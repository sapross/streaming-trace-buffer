==> flow/design.v <==
package DTB_PKG;
   localparam integer unsigned  TRB_WIDTH = 32;
   localparam integer unsigned  TRB_ADDR_WIDTH = 8;
   localparam integer unsigned  TRB_DEPTH = 256;
   localparam integer unsigned  TRB_MAX_TRACES = 16;
   localparam integer unsigned  TRB_NTRACE_BITS = $clog2($clog2(TRB_MAX_TRACES) + 1);
   typedef enum logic[1:0]
                {
                 trace_mode     = 2'b00,
                 rw_stream_mode = 2'b01,
                 r_stream_mode  = 2'b10,
                 w_stream_mode  = 2'b11
                 } trg_mode_t;
   localparam integer unsigned  TRB_DELAY_BITS = 8 - 2 - TRB_NTRACE_BITS;
   typedef struct               packed {
      trg_mode_t                  trg_mode;
      logic [TRB_NTRACE_BITS-1:0] trg_num_traces;
      logic [TRB_DELAY_BITS-1:0]  trg_delay;
   } control_t;
   localparam                     logic [2 + TRB_NTRACE_BITS + TRB_DELAY_BITS -1 :0] CONTROL_DEFAULT = '0;
   typedef struct                 packed {
      logic                       trg_event;
      bit [ $clog2(TRB_WIDTH)-1:0 ] event_pos;
      logic [7 - $clog2(TRB_WIDTH) - 1:0] zero;
   } status_t;
   localparam                       status_t STATUS_DEFAULT = '0;
   endpackage : DTB_PKG  
localparam integer unsigned TRB_WIDTH = 32;
localparam integer unsigned TRB_ADDR_WIDTH = 8;
localparam integer unsigned TRB_DEPTH = 32;
localparam integer unsigned TRB_MAX_TRACES = 16;
localparam integer unsigned TRB_NTRACE_BITS = $clog2($clog2(TRB_MAX_TRACES));
typedef enum logic [1:0] {
  trace_mode     = 2'b00,
  rw_stream_mode = 2'b01,
  r_stream_mode  = 2'b10,
  w_stream_mode  = 2'b11
} trg_mode_t;
localparam integer unsigned TRB_MODE_BITS = 2;
localparam integer unsigned TRB_CONTROL_BITS = 8;
localparam integer unsigned TRB_DELAY_BITS = 8 - 2 - TRB_NTRACE_BITS;
typedef struct packed {
  trg_mode_t                  trg_mode;
  logic [TRB_NTRACE_BITS-1:0] trg_num_traces;
  logic [TRB_DELAY_BITS-1:0]  trg_delay;
} control_t;
localparam logic [2 + TRB_NTRACE_BITS + TRB_DELAY_BITS -1 : 0] CONTROL_DEFAULT = '0;
typedef struct packed {
  logic                               trg_event;
  bit [$clog2(TRB_WIDTH)-1:0]         event_pos;
  logic [7 - $clog2(TRB_WIDTH) - 1:0] zero;
} status_t;
localparam integer unsigned TRB_STATUS_BITS = 8;
localparam status_t STATUS_DEFAULT = '0;
module MemoryController (
                         input logic                      CLK_I,
                         input logic                      RST_NI,
                         output logic                     RW_TURN_O,
                         output logic                     LOGGER_WRITE_ALLOW_O,
                         output logic                     LOGGER_READ_ALLOW_O,
                         input logic [TRB_ADDR_WIDTH-1:0] LOGGER_READ_PTR_I,
                         input logic [TRB_ADDR_WIDTH-1:0] LOGGER_WRITE_PTR_I,
                         input logic                      LOGGER_WRITE_I,
                         input logic [TRB_WIDTH-1:0]      LOGGER_DATA_I,
                         output logic [TRB_WIDTH-1:0]     LOGGER_DATA_O,
                         input logic                      TRG_EVENT_I,
                         input logic [1:0]                MODE_I,
                         output logic                     WRITE_ALLOW_O,
                         output logic                     READ_ALLOW_O,
                         output logic [TRB_WIDTH-1:0]     READ_DATA_O,
                         input logic                      READ_I,
                         input logic [TRB_WIDTH-1:0]      WRITE_DATA_I,
                         input logic                      WRITE_I
                         );
   logic                    write_turn, read_turn;
   assign read_turn = ~ write_turn;
   assign RW_TURN_O = write_turn;
   always_ff @(posedge CLK_I) begin
      if (!RST_NI) begin
         write_turn <= 0;
      end
      else begin
            write_turn <= ~write_turn;
      end
   end
   function logic incmod_unequal(input int unsigned a, input int unsigned b);
      int unsigned next;
      next = ((a + 1) % TRB_DEPTH);
      return (next != b);
   endfunction  
   bit [TRB_ADDR_WIDTH-1:0]           log_rptr, log_wptr;
   bit [TRB_ADDR_WIDTH-1:0]           log_wptr_next;
   assign log_rptr = LOGGER_READ_PTR_I;
   assign log_wptr = LOGGER_WRITE_PTR_I;
   assign log_wptr_next = (log_wptr + 1) % TRB_DEPTH;
   bit [TRB_ADDR_WIDTH-1:0]           sys_rptr, sys_wptr;
   bit [TRB_ADDR_WIDTH-1:0]           sys_wptr_next;
   assign sys_wptr_next = (sys_wptr + 1) % TRB_DEPTH;
   logic                              log_read_allow;
   assign LOGGER_READ_ALLOW_O = log_read_allow;
   logic                              log_write_allow;
   assign LOGGER_WRITE_ALLOW_O = log_write_allow;
   logic                              sys_read_allow;
   assign READ_ALLOW_O = sys_read_allow;
   logic                              sys_write_allow;
   assign WRITE_ALLOW_O = sys_write_allow;
   assign log_read_allow = MODE_I == trace_mode  ||
                           MODE_I == r_stream_mode ||
                           log_rptr != sys_wptr;
   assign log_write_allow = MODE_I == trace_mode ||
                            MODE_I == w_stream_mode ||
                            (log_wptr_next != log_rptr);
   always_comb begin
      sys_read_allow = 0;
      if (MODE_I == trace_mode) begin
        sys_read_allow = TRG_EVENT_I & !read_turn;
      end
      else if(MODE_I != w_stream_mode) begin
         if (sys_rptr != log_wptr) begin
            sys_read_allow = !read_turn;
         end
      end
   end
   always_comb begin
      sys_write_allow = 0;
      if (MODE_I == w_stream_mode) begin
        sys_write_allow = !write_turn;
      end
      else if(MODE_I == rw_stream_mode) begin
         if (sys_wptr_next != sys_rptr) begin
            sys_write_allow = !write_turn;
         end
      end
   end
   logic                              sys_pending_read;
   always_ff @(posedge CLK_I) begin : READ_POINTER_INC
      if (!RST_NI) begin
         sys_rptr <= TRB_DEPTH/2-1;
         sys_pending_read <= 0;
      end
      else begin
         if (MODE_I == trace_mode && !TRG_EVENT_I) begin
            sys_rptr <= log_wptr;
         end
         else begin
            if (READ_I) begin
               sys_pending_read <= 1;
            end
            if (READ_I || sys_pending_read) begin
               if (sys_read_allow && (MODE_I == trace_mode || sys_rptr != sys_wptr)) begin
                  sys_rptr <= (sys_rptr + 1) % TRB_DEPTH;
                  sys_pending_read <= 0;
               end
            end
         end
      end
   end
   always_ff @(posedge CLK_I) begin : WRITE_POINTER_INC
      if (!RST_NI) begin
         sys_wptr <= 0;
      end
      else begin
         if (!write_turn && WRITE_I) begin
            if (sys_write_allow) begin
               if ( MODE_I == rw_stream_mode && (sys_wptr + 1) % TRB_DEPTH != sys_rptr) begin
                  sys_wptr <= (sys_wptr + 1) % TRB_DEPTH;
               end
               else if(MODE_I == w_stream_mode) begin
                  sys_wptr <= (sys_wptr + 1) % TRB_DEPTH;
               end
            end
         end
      end
   end
   bit [TRB_ADDR_WIDTH-1:0] read_addr, write_addr;
   logic [TRB_WIDTH-1:0]     read_data, write_data;
   always_comb begin : RW_STROBE_MUX
      if(write_turn && LOGGER_WRITE_I) begin
         write_addr <= log_wptr;
         write_data <= LOGGER_DATA_I;
      end
      else begin
         write_data <= WRITE_DATA_I;
         write_addr <= sys_wptr;
      end
      if(read_turn) begin
         read_addr <= log_rptr;
      end
      else begin
         read_addr <= sys_rptr;
      end
   end
   always_ff @(posedge CLK_I) begin: MUX_READ_DATA
      if (!RST_NI) begin
         LOGGER_DATA_O <= '0;
         READ_DATA_O <= '0;
      end
      else begin
         if(!read_turn) begin
            READ_DATA_O <= read_data;
         end
         else begin
            LOGGER_DATA_O <= read_data;
         end
      end
   end
   SimBRAM_1KB bram
     (
      .clk(CLK_I),
      .rd_addr(read_addr),
      .rd_data(read_data),
      .wr_addr(write_addr),
      .wr_data(write_data),
      .C0(1'b0),  
      .C1(1'b0),
      .C2(1'b0),  
      .C3(1'b0),
      .C4(1'b1),  
      .C5(1'b0)   
      );
endmodule  
module SimBRAM_1KB (
                    input logic                    clk,
                    input bit [TRB_ADDR_WIDTH-1:0] rd_addr,
                    output logic [TRB_WIDTH-1:0]   rd_data,
                    input bit [TRB_ADDR_WIDTH-1:0] wr_addr,
                    input logic [TRB_WIDTH-1:0]    wr_data,
                    input logic                    C0,  
                    input logic                    C1,
                    input logic                    C2,
                    input logic                    C3,
                    input logic                    C4,
                    input logic                    C5
) ;
   logic [0:TRB_DEPTH-1]                             ram [TRB_WIDTH-1:0];
   initial begin
      for (int unsigned i =0; i<TRB_DEPTH; i++) begin
         ram[i] <= i;
      end
   end
   always_ff @(posedge clk) begin
      ram[wr_addr] <= wr_data;
   end
   assign rd_data = ram[rd_addr];
endmodule  
Reports on MemoryController
What the tools print for MemoryController, step after step.
Line numbers count from 1 in the design file above.
Operators carry their Yosys type and port widths (W data, S select, Z words).
Cell names lack the library's common part.
The mark - stands for no value.
- top: MemoryController
- clock port: CLK_I
- cell library: sky130hd
- corner: tt_025C_1v80

After elaboration
Counts by Yosys on the flattened word-level netlist (proc, flatten, opt, wreduce; memories kept). Register bits leave out memories and registers merged into their read ports (data or address). Print and check cells are left out.
Yosys's memory passes give these memory sizes; they may raise the number of words (mostly to a power of two), join words into wider ones and drop unused or constant bits.
- RAM bits at 1024
- noted register bits: 82
- noted memory cells: 1
- equal/unequal tests: 9
- reductions and logical operators: 19
- noted mux-type cells: 17
- noted add/subtract/negate cells: 3
- bitwise logic cells: 2
- memories (name ; words ; bits a word ; rd ports ; write ports ; RTL line ; source):
    bram.ram ; 32 ; 32 ; 1 ; 1 ; 235 ; logic [0:TRB_DEPTH-1]                             ram [TRB_WIDTH-1:0];
- operator list (kind ; number):
    $mux W8 ; 5
    $mux W32 ; 1
    $ne A8 B8 Y1 ; 3
    $ne A5 B8 Y1 ; 2
    $add A5 B1 Y5 const B ; 3
    $mux W5 ; 2
    $mux W1 ; 9
    $logic_or A1 B1 Y1 ; 6
    $reduce_bool A2 Y1 ; 3
    $logic_and A1 B1 Y1 ; 5
    $eq A2 B2 Y1 const B ; 2
    $reduce_and A3 Y1 ; 1
    $logic_not A1 Y1 ; 2
    $eq A2 B1 Y1 const B ; 1
    $ne A2 B2 Y1 const B ; 1
    $logic_not A2 Y1 ; 1
    $reduce_and A2 Y1 ; 1
    $and A1 B1 Y1 ; 1
    $not A1 Y1 ; 1

Logic depth
Yosys ltp: most cells in a row. Word level: on the elaborated netlist, between registers, memories and ports. Mapped: between sequential cells and ports; inverters and the memories' decode and read muxes count.
- noted depth in word-level cells: 8
- ABC_AREA at 0
- gate-level depth with buffers at 12

After synthesis
Source: synth_stat.txt of the flow (Yosys; design flattened, memories mapped). It holds for the ABC_AREA given above (unset counts as 0); a run with the other value may have another netlist.
The area totals of this step are shown rounded.
- cells by type (type ; number ; area in all (um2)):
    edfxtp_1 ; 1024 ; 3.07E+04
    mux4_2 ; 81 ; 1824.25
    dfxtp_1 ; 79 ; 1.58E+03
    o21ai_0 ; 284 ; 1.42E+03
    nand2b_1 ; 171 ; 1.07E+03
    nand2_1 ; 222 ; 833.299
    nor2b_1 ; 132 ; 825.792
    o22ai_1 ; 131 ; 819.536
    a22oi_1 ; 109 ; 818.285
    a21oi_1 ; 141 ; 705.677
    mux2i_1 ; 63 ; 630.605
    clkbuf_1 ; 146 ; 548.026
    inv_1 ; 128 ; 480.461
    a221oi_1 ; 51 ; 446.678
    mux2_2 ; 35 ; 394.128
    buf_2 ; 60 ; 300.288
    nor3_1 ; 58 ; 290.278
    and2_0 ; 45 ; 281.52
Other cell types: 52; their cells: 484.
- sequential area: 32300 um2
- mapped cells: 3444
- synthesis area at 47400 um2
- buffer cells at 242
- noted flip-flop cells: 1103
By module: a second synthesis without flattening, with its own total; a netlist apart from the flattened one above.
- cell total of the unflattened synthesis at 2646
- area (unflattened synthesis) at 43900 um2
Each row is one instance without its submodules.
- modules (module ; cells ; times used ; area (um2) ; sequential area (um2)):
    SimBRAM_1KB ; 2230 ; 1 ; 39800 ; 30700
    MemoryController ; 416 ; 1 ; 4050 ; 1580

Worst setup path after synthesis
OpenSTA on the mapped netlist: ideal clock, no wires. The path of least setup slack (recovery checks aside). Input and output delay are each 20% of the period. Register names are those of the netlist, which keeps one name where synthesis merged equal registers.
- path type: input-to-reg
- from: input LOGGER_WRITE_I
- to: memory bram.ram[0][0]
- stages at 5
- time at the first pin: 0.924 ns
- noted external input delay: 0.924 ns
- path buffers: 1
- setup time at 0.421 ns
- period at 4.62 ns
- noted delay of the path: 2.831 ns
- slack at 0.865 ns
- noted data arrival time: 3.334 ns
- synthesis period reached at 3.755 ns
"delay of the path" is the arrival time less input delay plus setup time.
"stages": output pins that drive a net of the path, with the launching flip-flop's if there is one; two outputs of one cell count as two.
"synthesis period reached" = period - worst setup slack (recovery checks aside). The figure is calculated, with input and output delays left at 20% of the set period.
The rows between start and end are the longest chain of elaborated cells between them; the timing report does not say that the signal goes this way. Where chains are equally long, one stands for them.
Each line given opens the expression or statement behind the cell; cells for indexed reads and writes are added by Yosys, which also makes memories of some case tables.
Only ways into the end's enable, where the timed path ends, are counted here.
- path through: nand2_1 > clkbuf_1 > mux2i_1 > nand3_1 > nor2_1
- length of the longest elaborated chain: 2
- noted elaborated cells on any way between the ends: 2
- classes of those cells: mux: 1; reduce/logical: 1
- ends and longest elaborated chain, post-synthesis (what ; RTL line ; source):
    from (decl) ; 63 ; input logic                      LOGGER_WRITE_I,
    $logic_and A1 B1 Y1 ; 178 ; if(write_turn && LOGGER_WRITE_I) begin
    $mux W5 ; 178 ;
    to (decl) ; 235 ; logic [0:TRB_DEPTH-1]                             ram [TRB_WIDTH-1:0];

Timing after layout
Path of least setup slack in the final report of entry A (OpenROAD, finished layout, wires in). Where an end is a register, its clock arrival counts in the times.
- path type: reg-to-output
- from: register sys_rptr[4]
- to: output WRITE_ALLOW_O
- slack at 0.43 ns
- stages at 7
- noted external output delay: 0.89 ns
- period at 4.44 ns
- noted data arrival time: 3.12 ns
- time at the first pin: 0.67 ns
- path buffers: 1
The rows between start and end are the longest chain of elaborated cells between them; the timing report does not say that the signal goes this way. Where chains are equally long, one stands for them.
A register here has more assigning lines than the two given.
- path through: dfxtp_2 > xnor2_1 > a22o_1 > a22oi_1 > o41ai_2 > a21oi_1 > clkdlybuf4s50_1
- length of the longest elaborated chain: 4
- noted elaborated cells on any way between the ends: 4
- classes of those cells: eq/ne: 1; mux: 3
- ends and longest elaborated chain, after layout (what ; RTL line ; source):
    from (decl) ; 96 ; bit [TRB_ADDR_WIDTH-1:0]           sys_rptr, sys_wptr;
    from (assign) ; 138 ; sys_rptr <= TRB_DEPTH/2-1;
    from (assign) ; 143 ; sys_rptr <= log_wptr;
    $ne A5 B8 Y1 ; 130 ; if (sys_wptr_next != sys_rptr) begin
    $mux W1 ; 130 ;
    $mux W1 ; 129 ; else if(MODE_I == rw_stream_mode) begin
    $mux W1 ; 126 ; if (MODE_I == w_stream_mode) begin
    to (decl) ; 68 ; output logic                     WRITE_ALLOW_O,

--- measured runs ---
Measured results for MemoryController: 2 stored runs of the Yosys and OpenROAD flow on sky130hd. The settings differ; the order carries no meaning. The constraints put input and output delay at 20% of the set period each and load the outputs with 0.01 pF.
"clock period reached" means the clock period less the worst setup slack. The figure is calculated, with input and output delays left at 20% of the set period.
By "time of the worst setup path" is meant the share of the clock period that the worst setup path is allowed (20% is reserved at inputs, 20% at outputs), minus its slack. Clock arrival times at its registers enter into it.
By "power consumption" is meant OpenSTA's value without simulated activity: inputs other than the clock are taken to toggle once in ten clock periods, and the tool carries that through the logic.
Measured values are rounded.

Entry A
Settings were period_ns = 4.44; CORE_UTILIZATION = 68; CAP_MARGIN = 20; CORE_MARGIN = 2; SLEW_MARGIN = 20
- noted the area of the synthesized netlist: 47400 um2
- noted the total die area: 71900 um2
- standard-cell area of the final layout: 54400 um2
- final design utilization at 79.0 %
- setup slack of the worst path at 0.434 ns
- noted the post-route setup TNS: 0.000 ns
- noted the worst hold slack in the final report: 0.499 ns
- power consumption at 23.8 mW
- clock period reached at 4.006 ns
- time of the worst setup path: 3.12 ns
- type of the worst setup path: reg-to-output

Entry B
Settings were period_ns = 7.13; CORE_UTILIZATION = 37; SETUP_SLACK_MARGIN = 0.53; PLACE_DENSITY_LB_ADDON = 0.0; CORE_MARGIN = 3; CELL_PAD_IN_SITES_DETAIL_PLACEMENT = 1; CTS_CLUSTER_SIZE = 94; CAP_MARGIN = 5; SLEW_MARGIN = 35
- noted the area of the synthesized netlist: 47400 um2
- noted the total die area: 133000 um2
- standard-cell area of the final layout: 55700 um2
- final design utilization at 44.1 %
- setup slack of the worst path at 1.95 ns
- noted the post-route setup TNS: 0.000 ns
- noted the worst hold slack in the final report: 0.491 ns
- power consumption at 15.6 mW
- clock period reached at 5.179 ns
- time of the worst setup path: 2.33 ns
- type of the worst setup path: input-to-output
--- end ---
