==> flow/design.v <==
package DTB_PKG;
   localparam integer unsigned  TRB_WIDTH = 32;
   localparam integer unsigned  TRB_ADDR_WIDTH = 8;
   localparam integer unsigned  TRB_DEPTH = 256;
   localparam integer unsigned  TRB_MAX_TRACES = 16;
   localparam integer unsigned  TRB_NTRACE_BITS = $clog2($clog2(TRB_MAX_TRACES) + 1);
   typedef enum logic[1:0]
                {
                 trace_mode     = 2'b00,
                 rw_stream_mode = 2'b01,
                 r_stream_mode  = 2'b10,
                 w_stream_mode  = 2'b11
                 } trg_mode_t;
   localparam integer unsigned  TRB_DELAY_BITS = 8 - 2 - TRB_NTRACE_BITS;
   typedef struct               packed {
      trg_mode_t                  trg_mode;
      logic [TRB_NTRACE_BITS-1:0] trg_num_traces;
      logic [TRB_DELAY_BITS-1:0]  trg_delay;
   } control_t;
   localparam                     logic [2 + TRB_NTRACE_BITS + TRB_DELAY_BITS -1 :0] CONTROL_DEFAULT = '0;
   typedef struct                 packed {
      logic                       trg_event;
      bit [ $clog2(TRB_WIDTH)-1:0 ] event_pos;
      logic [7 - $clog2(TRB_WIDTH) - 1:0] zero;
   } status_t;
   localparam                       status_t STATUS_DEFAULT = '0;
   endpackage : DTB_PKG  
module RV_Interface
  #(
    parameter integer unsigned WRITE_WIDTH = 8,
    parameter integer unsigned READ_WIDTH = 8
    ) (
       input logic                    CLK_I,
       input logic                    RST_NI,
       input logic                    READ_READY_I,
       output logic                   READ_VALID_O,
       output logic [READ_WIDTH-1:0]  READ_DATA_O,
       output logic                   WRITE_READY_O,
       input logic                    WRITE_VALID_I,
       input logic [WRITE_WIDTH-1:0]  WRITE_DATA_I,
       input logic                    READ_ENABLE_I,
       input logic                    WRITE_ENABLE_I,
       output logic                   UPDATE_O,
       output logic [WRITE_WIDTH-1:0] DATA_O,
       input logic                    CHANGE_I,
       input logic [READ_WIDTH-1:0]   DATA_I,
       output logic                   READ_O
       );
   logic                              pending_read;
   assign READ_DATA_O = DATA_I;
   assign READ_VALID_O = pending_read && READ_ENABLE_I;
   assign READ_O = ~pending_read & READ_READY_I;
   always_ff @(posedge CLK_I) begin : READ_PROC
      if(!RST_NI) begin
         pending_read <= 0;
      end
      else begin
         if (CHANGE_I || READ_ENABLE_I && READ_READY_I) begin
            pending_read <= 1;
         end
         if (pending_read && READ_READY_I) begin
            pending_read <= 0;
         end
      end
   end
   logic pending_write;
   assign WRITE_READY_O = WRITE_VALID_I & pending_write;
   assign UPDATE_O = pending_write & WRITE_ENABLE_I;
   always_ff @(posedge CLK_I) begin : REG_DATA_O
      if(!RST_NI) begin
         DATA_O <= '0;
      end
      else begin
         if(WRITE_VALID_I) begin
            DATA_O <= WRITE_DATA_I;
         end
      end
   end
   always_ff @(posedge CLK_I) begin : WRITE_PROC
      if(!RST_NI) begin
         pending_write <= 0;
      end
      else begin
         if (WRITE_VALID_I) begin
            pending_write <= 1;
         end
         if (pending_write && WRITE_ENABLE_I) begin
            pending_write <= 0;
         end
      end
   end
endmodule  
# Step by step through the tools: RV_Interface
# Tool output for the design above, in the order of the flow.
# Lines are those of the file above, counted from 1.
# Operators carry their Yosys type and port widths (W data, S select, Z words).
# Library cell names are shortened.
# The mark -- stands for no value.
# design
design	RV_Interface
clk_port	CLK_I
lib	sky130hd
corner	tt_025C_1v80

# Word-level counts
# Counts by Yosys on the flattened word-level netlist (proc, flatten, opt, wreduce; memories kept). Register bits leave out memories and registers merged into their read ports (data or address); mux counts leave out enables and synchronous resets folded into registers. Print and check cells are left out. Cells with the same type and inputs are merged into one.
# bits
inputBits	23
regBits	10
# classes
logic	5
reduce_and_logical	7
# ops
op	count
$logic_and A1 B1 Y1	4
$reduce_or A2 Y1	2
$and A1 B1 Y1	3
$not A1 Y1	2
$logic_or A1 B1 Y1	1

# Logic depth
# Depth = most cells in a row (Yosys ltp): at word level without a register or memory, in the mapped netlist without a sequential cell, where the memories' decode and read muxes count.
# depth
word_depth	2
abc_area	0
mapped_depth	3
depth_no_buf	2

# Netlist
# Source: synth_stat.txt of the flow (Yosys; design flattened, memories mapped). It holds for the ABC_AREA given above (unset counts as 0); a run with the other value may have another netlist.
# mapped
buffers	9
ffs	10
seqArea_mm2	0.0002002
cell_count	44
yosys_area_mm2	0.0004554
# by_type
cell	count
dfxtp_1	10
mux2i_1	8
buf_4	8
nor2b_1	9
and2_1	2
buf_6	1
a211o_1	1
and2_2	1
and3_1	1
o21ai_0	1
nand2_1	1
nor2_1	1

# Timing after synthesis
# Path of least setup slack by OpenSTA after synthesis, without wires, with an ideal clock, recovery checks aside; 20% of the period is set as input and as output delay. Where synthesis merged equal registers, the netlist keeps one of their names.
# synth_path
path_kind	reg-to-reg
from	register pending_read
to	register pending_read
clock_period_ns	0.973
path_buffers	0
arrival_ns	0.656
path_delay_ns	0.772
path_slack_ns	0.201
stages	3
period_less_setup_slack_ns	0.772
# "path_delay_ns" is the arrival time less input delay plus setup time.
# "stages": output pins that drive a net of the path, with the launching flip-flop's if there is one; two outputs of one cell count as two.
# "period_less_setup_slack_ns" = period - worst setup slack (recovery checks aside). The figure is calculated, with input and output delays left at 20% of the set period.
# The rows between start and end are the longest chain of elaborated cells between them; the timing report does not say that the signal goes this way. Where chains are equally long, one stands for them.
# A line is the first line of the expression or statement that the cell stems from. Yosys adds cells for indexed reads and writes and turns some case tables into memories.
# A register here has more assigning lines than the two given.
# synth_between
path_cell_list	dfxtp_1 -> a211o_1 -> and3_1
elab_chain_len	2
cone_cells	2
cone_classes	reduce/logical (2)
# synth_rtl
item	line	text
from (decl)	49	logic                              pending_read;
from (assign)	55	pending_read <= 0;
from (assign)	59	pending_read <= 1;
$logic_and A1 B1 Y1	61	if (pending_read && READ_READY_I) begin
$reduce_or A2 Y1	--
to (assign)	59
to (assign)	62	pending_read <= 0;
to (decl)	49

# 2 stored runs of RV_Interface in the flow (synthesis by Yosys, layout by OpenROAD, sky130hd cells), in arbitrary order. Constraints: input delay and output delay 20% of the set period each, output load 0.01 pF.
# Settings: -- = not set for that run.
stored run	period_ns	CORE_UTILIZATION	SETUP_SLACK_MARGIN	CELL_PAD_IN_SITES_GLOBAL_PLACEMENT	MIN_ROUTING_LAYER	CAP_MARGIN	CORE_MARGIN	SLEW_MARGIN	PLACE_DENSITY_LB_ADDON	CORE_ASPECT_RATIO	TNS_END_PERCENT	GPL_TIMING_DRIVEN	GPL_ROUTABILITY_DRIVEN	CTS_CLUSTER_DIAMETER
flow run 1	0.596	57	0.16	2	met2	20	2	20	--	--	--	--	--	--
flow run 2	1.13	68	--	3	--	20	10	20	0.13	1.22	95	0	1	383
# Flow run 1: stopped before the end: floorplanning reported PDN-0185
# Flow run 2: stopped before the end: floorplanning reported PDN-0185
