==> flow/design.v <==
package DTB_PKG;
   localparam integer unsigned  TRB_WIDTH = 32;
   localparam integer unsigned  TRB_ADDR_WIDTH = 8;
   localparam integer unsigned  TRB_DEPTH = 256;
   localparam integer unsigned  TRB_MAX_TRACES = 16;
   localparam integer unsigned  TRB_NTRACE_BITS = $clog2($clog2(TRB_MAX_TRACES) + 1);
   typedef enum logic[1:0]
                {
                 trace_mode     = 2'b00,
                 rw_stream_mode = 2'b01,
                 r_stream_mode  = 2'b10,
                 w_stream_mode  = 2'b11
                 } trg_mode_t;
   localparam integer unsigned  TRB_DELAY_BITS = 8 - 2 - TRB_NTRACE_BITS;
   typedef struct               packed {
      trg_mode_t                  trg_mode;
      logic [TRB_NTRACE_BITS-1:0] trg_num_traces;
      logic [TRB_DELAY_BITS-1:0]  trg_delay;
   } control_t;
   localparam                     logic [2 + TRB_NTRACE_BITS + TRB_DELAY_BITS -1 :0] CONTROL_DEFAULT = '0;
   typedef struct                 packed {
      logic                       trg_event;
      bit [ $clog2(TRB_WIDTH)-1:0 ] event_pos;
      logic [7 - $clog2(TRB_WIDTH) - 1:0] zero;
   } status_t;
   localparam                       status_t STATUS_DEFAULT = '0;
   endpackage : DTB_PKG  
localparam integer unsigned TRB_WIDTH = 32;
localparam integer unsigned TRB_ADDR_WIDTH = 8;
localparam integer unsigned TRB_DEPTH = 32;
localparam integer unsigned TRB_MAX_TRACES = 16;
localparam integer unsigned TRB_NTRACE_BITS = $clog2($clog2(TRB_MAX_TRACES));
typedef enum logic [1:0] {
  trace_mode     = 2'b00,
  rw_stream_mode = 2'b01,
  r_stream_mode  = 2'b10,
  w_stream_mode  = 2'b11
} trg_mode_t;
localparam integer unsigned TRB_MODE_BITS = 2;
localparam integer unsigned TRB_CONTROL_BITS = 8;
localparam integer unsigned TRB_DELAY_BITS = 8 - 2 - TRB_NTRACE_BITS;
typedef struct packed {
  trg_mode_t                  trg_mode;
  logic [TRB_NTRACE_BITS-1:0] trg_num_traces;
  logic [TRB_DELAY_BITS-1:0]  trg_delay;
} control_t;
localparam logic [2 + TRB_NTRACE_BITS + TRB_DELAY_BITS -1 : 0] CONTROL_DEFAULT = '0;
typedef struct packed {
  logic                               trg_event;
  bit [$clog2(TRB_WIDTH)-1:0]         event_pos;
  logic [7 - $clog2(TRB_WIDTH) - 1:0] zero;
} status_t;
localparam integer unsigned TRB_STATUS_BITS = 8;
localparam status_t STATUS_DEFAULT = '0;
module Logger (
               input logic                         CLK_I,
               input logic                         RST_NI,
               input logic [TRB_CONTROL_BITS-1:0]  CONTROL_I,
               output logic [TRB_STATUS_BITS-1:0]  STATUS_O,
               input logic                         RW_TURN_I,
               output logic                        WRITE_O,
               input logic                         WRITE_ALLOW_I,
               input logic                         READ_ALLOW_I,
               output logic [TRB_ADDR_WIDTH-1:0]   READ_PTR_O,
               input logic [TRB_WIDTH-1:0]         DMEM_I,
               output logic [TRB_ADDR_WIDTH-1:0]   WRITE_PTR_O,
               output logic [TRB_WIDTH-1:0]        DMEM_O,
               output logic [1:0]                  MODE_O,
               output bit [TRB_NTRACE_BITS-1:0]    NTRACE_O,
               input logic [$clog2(TRB_WIDTH)-1:0] EVENT_POS_I,
               input logic                         TRG_EVENT_I,
               output logic                        TRG_DELAYED_O,
               output logic [TRB_WIDTH-1:0]        DATA_O,
               input logic                         LOAD_REQUEST_I,
               output logic                        LOAD_GRANT_O,
               input logic [TRB_WIDTH-1:0]         DATA_I,
               input logic                         STORE_I,
               output logic                        STORE_PERM_O
               );
   control_t control;
   assign control = CONTROL_I;
   assign MODE_O = control.trg_mode;
   assign NTRACE_O = control.trg_num_traces;
   status_t status;
   assign status.zero = '0;
   assign STATUS_O = status;
   assign status.event_pos = EVENT_POS_I;
   assign TRG_DELAYED_O = status.trg_event;
   bit [TRB_ADDR_WIDTH-1:0]                        write_ptr;
   assign WRITE_PTR_O = write_ptr;
   logic                                           trg_event;
   always_ff @(posedge CLK_I) begin : STICKY_TRG_EVENT_ADDRESS
      if (!RST_NI) begin
         trg_event <= 0;
      end
      else if (TRG_EVENT_I == 1 && trg_event == 0) begin
         trg_event <= 1;
      end
   end
   bit [TRB_ADDR_WIDTH-1:0] hist_count;
   logic                    write;
   assign WRITE_O = write;
   always_ff @(posedge CLK_I) begin : PRE_TRIGGER_PROC
      if(!RST_NI || !trg_event) begin
         hist_count <= ((control.trg_delay) * (TRB_DEPTH-1)) / (2**TRB_DELAY_BITS-1);
         status.trg_event <= 0;
      end
      else begin
         if (write && RW_TURN_I) begin
            if (hist_count > 0) begin
               hist_count <= hist_count - 1;
               status.trg_event <= 0;
            end
            else begin
               status.trg_event <= 1;
            end
         end
      end  
   end  
   bit [TRB_ADDR_WIDTH-1:0] read_ptr;
   assign READ_PTR_O = read_ptr;
   logic                    pending_write;
   logic                    read_valid;
   always_comb begin
      read_valid = 0;
      if (READ_ALLOW_I) begin
         if (control.trg_mode == w_stream_mode ) begin
            read_valid = 1;
         end
         else begin
            if ((read_ptr+1) % TRB_DEPTH != write_ptr) begin
               read_valid = 1;
            end
         end
      end
   end
   logic                    write_valid;
   assign STORE_PERM_O = write_valid;
   logic                    ignore_pointer_collision;
   assign ignore_pointer_collision = control.trg_mode == trace_mode
                                     || control.trg_mode == r_stream_mode;
   always_comb begin
      write_valid = 0;
      if (WRITE_ALLOW_I) begin
         if (control.trg_mode == trace_mode) begin
            if (!status.trg_event) begin
               write_valid = 1;
            end
         end
         else if (control.trg_mode == rw_stream_mode) begin
            if (write_ptr != read_ptr) begin
               write_valid = 1;
            end
         end
         else if (control.trg_mode == r_stream_mode) begin
            write_valid = 1;
         end
      end
   end
   assign write = pending_write & RW_TURN_I & write_valid;
   always_ff @(posedge CLK_I) begin : WRITE_PROC
      if (!RST_NI) begin
         pending_write <= 0;
         DMEM_O <= '0;
         if(control.trg_mode == trace_mode) begin
            write_ptr <= 0;
         end
         else begin
            write_ptr <= TRB_DEPTH/2 - 1;
         end
      end
      else begin
         if (STORE_I) begin
            pending_write <= 1;
            DMEM_O <= DATA_I;
         end
         if (write_valid) begin
            if (pending_write && RW_TURN_I) begin
               pending_write <= 0;
               write_ptr <= (write_ptr + 1) % TRB_DEPTH;
            end
         end
      end
   end
   logic pending_read, finished_read;
   always_ff @(posedge CLK_I) begin : READ_PROC
      if (!RST_NI) begin
         pending_read <= 0;
         finished_read <= 0;
         if(control.trg_mode == trace_mode) begin
            read_ptr <= 1;
         end
         else begin
            read_ptr <= 0;
         end
      end
      else begin
         if(!LOAD_REQUEST_I) begin
            finished_read <= 0;
         end
         if (LOAD_REQUEST_I && !finished_read) begin
            pending_read <= 1;
         end
         if (!finished_read && read_valid) begin
            if ((LOAD_REQUEST_I || pending_read) && !RW_TURN_I) begin
               pending_read <= 0;
               finished_read <= 1;
               read_ptr <= (read_ptr + 1) % TRB_DEPTH;
            end
         end
      end
   end
   always_comb begin : READ_DATA_OUT
      if(!RST_NI) begin
         DATA_O = '0;
         LOAD_GRANT_O = 0;
      end
      else begin
         LOAD_GRANT_O = 0;
         DATA_O = '0;
         if (!finished_read && read_valid) begin
            if ((LOAD_REQUEST_I || pending_read) && !RW_TURN_I) begin
               DATA_O = DMEM_I;
               LOAD_GRANT_O = 1;
            end
         end
      end
   end
endmodule  
# From RTL to reports: Logger

What the tools print for Logger, step after step.
Line numbers count from 1 in the design file above.
Operators carry their Yosys type and port widths (W data, S select, Z words).
Library cell names are shortened.
A cell with n/a has no value.

Design top: Logger
Clock: CLK_I
Library: sky130hd
Corner: tt_025C_1v80

# Word level

Source: Yosys, flattened and elaborated, memories not mapped. Widths are those after wreduce. Registers that Yosys merges into a memory's read port (data or address) are not register bits. Print and check cells do not count. Equal cells are merged and count once.

Mux-type cells: 36
$mul: 1
Equal/unequal tests: 9
$lt $le $gt $ge: 1
Bitwise operators: 3
$add $sub $neg: 3
Divide/modulo/power cells: 1
Reductions and logical operators: 18

Operators by type and width:

| cell                    | count |
| $div A32 B4 Y32 const B | 1 |
| $mux W32                | 3 |
| $mux W8                 | 9 |
| $mul A4 B5 Y9 const B   | 1 |
| $mux W1                 | 23 |
| $add A5 B1 Y5 const B   | 2 |
| $ne A2 B1 Y1 const B    | 4 |
| $ne A5 B8 Y1            | 1 |
| $sub A8 B1 Y8 const B   | 1 |
| $gt A8 B1 Y1 const B    | 1 |
| $ne A8 B8 Y1            | 1 |
| $logic_and A1 B1 Y1     | 6 |
| $reduce_and A2 Y1       | 3 |
| $logic_not A1 Y1        | 4 |
| $eq A2 B2 Y1 const B    | 2 |
| $reduce_bool A2 Y1      | 2 |
| $mux W4                 | 1 |
| $and A1 B1 Y1           | 2 |
| $logic_or A1 B1 Y1      | 2 |
| $eq A2 B1 Y1 const B    | 1 |
| $logic_not A2 Y1        | 1 |
| $not A1 Y1              | 1 |

Bits in registers: 61
Input port bits: 85

# Depth

Yosys ltp: most cells in a row. Word level: on the elaborated netlist, between registers, memories and ports. Mapped: between sequential cells and ports; inverters and the memories' decode and read muxes count.

Depth in word-level cells: 9
ABC_AREA: 1
Mapped depth: 39

# Netlist

Yosys stat after the flow's synthesis: flattened, memories mapped to cells. It holds for the ABC_AREA given above (unset counts as 0); a run with the other value may have another netlist.

Standard cells after synthesis: 573
Area of sequential cells: 0.0012812 sq mm
Synthesis area: 0.0039813 sq mm
Mapped flip-flops: 55

Cell types:

| cell     | count | total area (sq um) |
| dfxtp_1  | 37    | 740.71 |
| edfxtp_1 | 18    | 540.518 |
| nor2_1   | 132   | 495.475 |
| inv_1    | 85    | 319.056 |
| nand2_1  | 85    | 319.056 |
| ha_1     | 20    | 250.24 |
| o21ai_0  | 42    | 210.202 |
| nand3_1  | 38    | 190.182 |
| buf_4    | 18    | 135.13 |
| fa_1     | 6     | 120.115 |
| xor2_1   | 9     | 78.826 |
| nand4_1  | 10    | 62.56 |
| nand2_4  | 5     | 56.304 |
| a21oi_1  | 11    | 55.053 |
| clkbuf_1 | 14    | 52.55 |
| nand2_2  | 8     | 50.048 |
| nor2_8   | 2     | 40.038 |
| nand3_4  | 2     | 35.034 |

Other cell types: 19; their cells: 31.

# Timing after synthesis

Path of least setup slack by OpenSTA after synthesis, without wires, with an ideal clock, recovery checks aside; 20% of the period is set as input and as output delay. Where synthesis merged equal registers, the netlist keeps one of their names.

Kind: input to register
Start: in CONTROL_I[1]
End: reg hist_count[0]
Setup time: 0.256 ns
Delay of the path: 4.652 ns
Setup slack: 3.307 ns
Input delay: 1.990 ns
Required time: 9.694 ns
Arrival time: 6.386 ns
Path buffers: 0
Period: 9.95 ns
Launch time at the first pin: 1.990 ns
Stages on the path: 34
Period reached after synthesis: 6.643 ns

"delay of the path" = arrival - input delay + setup time.
"stages on the path": output pins that drive a net of the path, with the launching flip-flop's if there is one; two outputs of one cell count as two.
"period reached after synthesis" is the clock period less the worst setup slack; recovery checks do not enter. This is arithmetic on one report: input and output delays are still those of the set period (20% each).
The rows between start and end are the longest chain of elaborated cells between them; the timing report does not say that the signal goes this way. Where chains are equally long, one stands for them.
Each line given opens the expression or statement behind the cell; cells for indexed reads and writes are added by Yosys, which also makes memories of some case tables.

Cells stage by stage: fa_1 inv_1 fa_1 fa_1 inv_1 nand2_1 nand2_1 nand2_2 nand2_2 clkinv_2 nand2_4 nor2_8 ha_1 inv_1 nand3_1 nand2_1 nand3_2 nand2_1 nand2_1 nor2_1 nand3_4 o21ai_2 nand2_2 nand2_1 inv_1 ha_1 nand3_1 nor2_1 nor2_2 nand2_1 nand2_1 nand4_1 o21bai_1 nand2_1
Cells in the longest elaborated chain: 3
Elaborated cells on any way between the ends: 3
Those cells by class: 1 x mul; 1 x div; 1 x mux

RTL lines, path after synthesis:

| element            | RTL line | text |
| start: declaration | 58       | `input logic [TRB_CONTROL_BITS-1:0]  CONTROL_I,` |
| $mul A4 B5 Y9      | 105      | `hist_count <= ((control.trg_delay) * (TRB_DEPTH-1)) / (2**TRB_DELAY_BITS-1);` |
| $div A32 B4 Y32    | 105      |  |
| $mux W8            | 104      | `if(!RST_NI \|\| !trg_event) begin` |
| end: assignment    | 105      |  |
| end: assignment    | 111      | `hist_count <= hist_count - 1;` |
| end: declaration   | 100      | `bit [TRB_ADDR_WIDTH-1:0] hist_count;` |

# Timing after layout

Path of least setup slack in the final report of stored run 1 (OpenROAD, finished layout, wires in). Where an end is a register, its clock arrival counts in the times.

Kind: input to register
Start: in CONTROL_I[1]
End: reg hist_count[0]
Period: 7.93 ns
Setup slack: 1.06 ns
Launch time at the first pin: 1.59 ns
Input delay: 1.59 ns
Setup time: 0.24 ns
Stages on the path: 35
Arrival time: 6.92 ns
Path buffers: 1
Required time: 7.99 ns

The rows between start and end are the longest chain of elaborated cells between them; the timing report does not say that the signal goes this way. Where chains are equally long, one stands for them.

Cells stage by stage: clkdlybuf4s50_1 fa_1 inv_1 fa_1 fa_1 inv_1 nand2_1 nand2_1 nand2_2 nand2_2 clkinv_2 nand2_4 nor2_8 ha_1 inv_1 nand3_1 nand2_1 nand3_2 nand2_1 nand2_1 nor2_1 nand3_4 o21ai_2 nand2_2 nand2_1 inv_1 ha_1 nand3_1 nor2_1 nor2_2 nand2_1 nand2_1 nand4_1 o21bai_1 nand2_1
Cells in the longest elaborated chain: 3
Elaborated cells on any way between the ends: 3
Those cells by class: 1 x mul; 1 x div; 1 x mux

RTL lines, path post-layout:

| element            | RTL line | text |
| start: declaration | 58       | `input logic [TRB_CONTROL_BITS-1:0]  CONTROL_I,` |
| $mul A4 B5 Y9      | 105      | `hist_count <= ((control.trg_delay) * (TRB_DEPTH-1)) / (2**TRB_DELAY_BITS-1);` |
| $div A32 B4 Y32    | 105      |  |
| $mux W8            | 104      | `if(!RST_NI \|\| !trg_event) begin` |
| end: assignment    | 105      |  |
| end: assignment    | 111      | `hist_count <= hist_count - 1;` |
| end: declaration   | 100      | `bit [TRB_ADDR_WIDTH-1:0] hist_count;` |

==> runs of Logger <==
Logger through Yosys and OpenROAD on sky130hd: 2 stored runs, unordered, with their settings and measured results. The constraints put input and output delay at 20% of the set period each and load the outputs with 0.01 pF.
"clock period achieved" means the clock period less the worst setup slack. The figure is calculated, with input and output delays left at 20% of the set period.
"worst setup path time" = time allowed to the worst setup path (clock period - input delay - output delay, where it has them) - its slack; a late launch clock adds to it, a late capture clock takes from it.
"total power of the final layout" is the tool's figure for a default switching activity; nothing was simulated.
Among the settings, -- means not set for that run.

| item                                     | stored run 1      | stored run 2      |
| period_ns                                | 7.93              | 9.16              |
| CORE_UTILIZATION                         | 20                | 16                |
| PLACE_DENSITY_LB_ADDON                   | 0.28              | --                |
| TNS_END_PERCENT                          | 85                | --                |
| ABC_AREA                                 | 1                 | --                |
| GPL_TIMING_DRIVEN                        | 1                 | --                |
| MIN_ROUTING_LAYER                        | met1              | --                |
| CAP_MARGIN                               | 20                | 20                |
| CORE_MARGIN                              | 2                 | 2                 |
| SLEW_MARGIN                              | 20                | 20                |
| cell area after synthesis (sq mm)        | 0.0039813         | 0.004149          |
| die footprint (sq mm)                    | 0.0210511         | 0.0272349         |
| standard-cell area after routing (sq mm) | 0.0059069         | 0.0061521         |
| utilization of the finished layout (%)   | 30.3              | 24.3              |
| setup slack of the critical path (ns)    | 1.062             | 0.585             |
| total negative slack (ns)                | 0.000             | 0.000             |
| final worst hold slack (ns)              | 0.470             | 0.488             |
| total power of the final layout (mW)     | 1.279             | 1.093             |
| clock period achieved (ns)               | 6.868             | 8.575             |
| worst setup path time (ns)               | 5.28              | 6.74              |
| worst path kind                          | input to register | input to register |
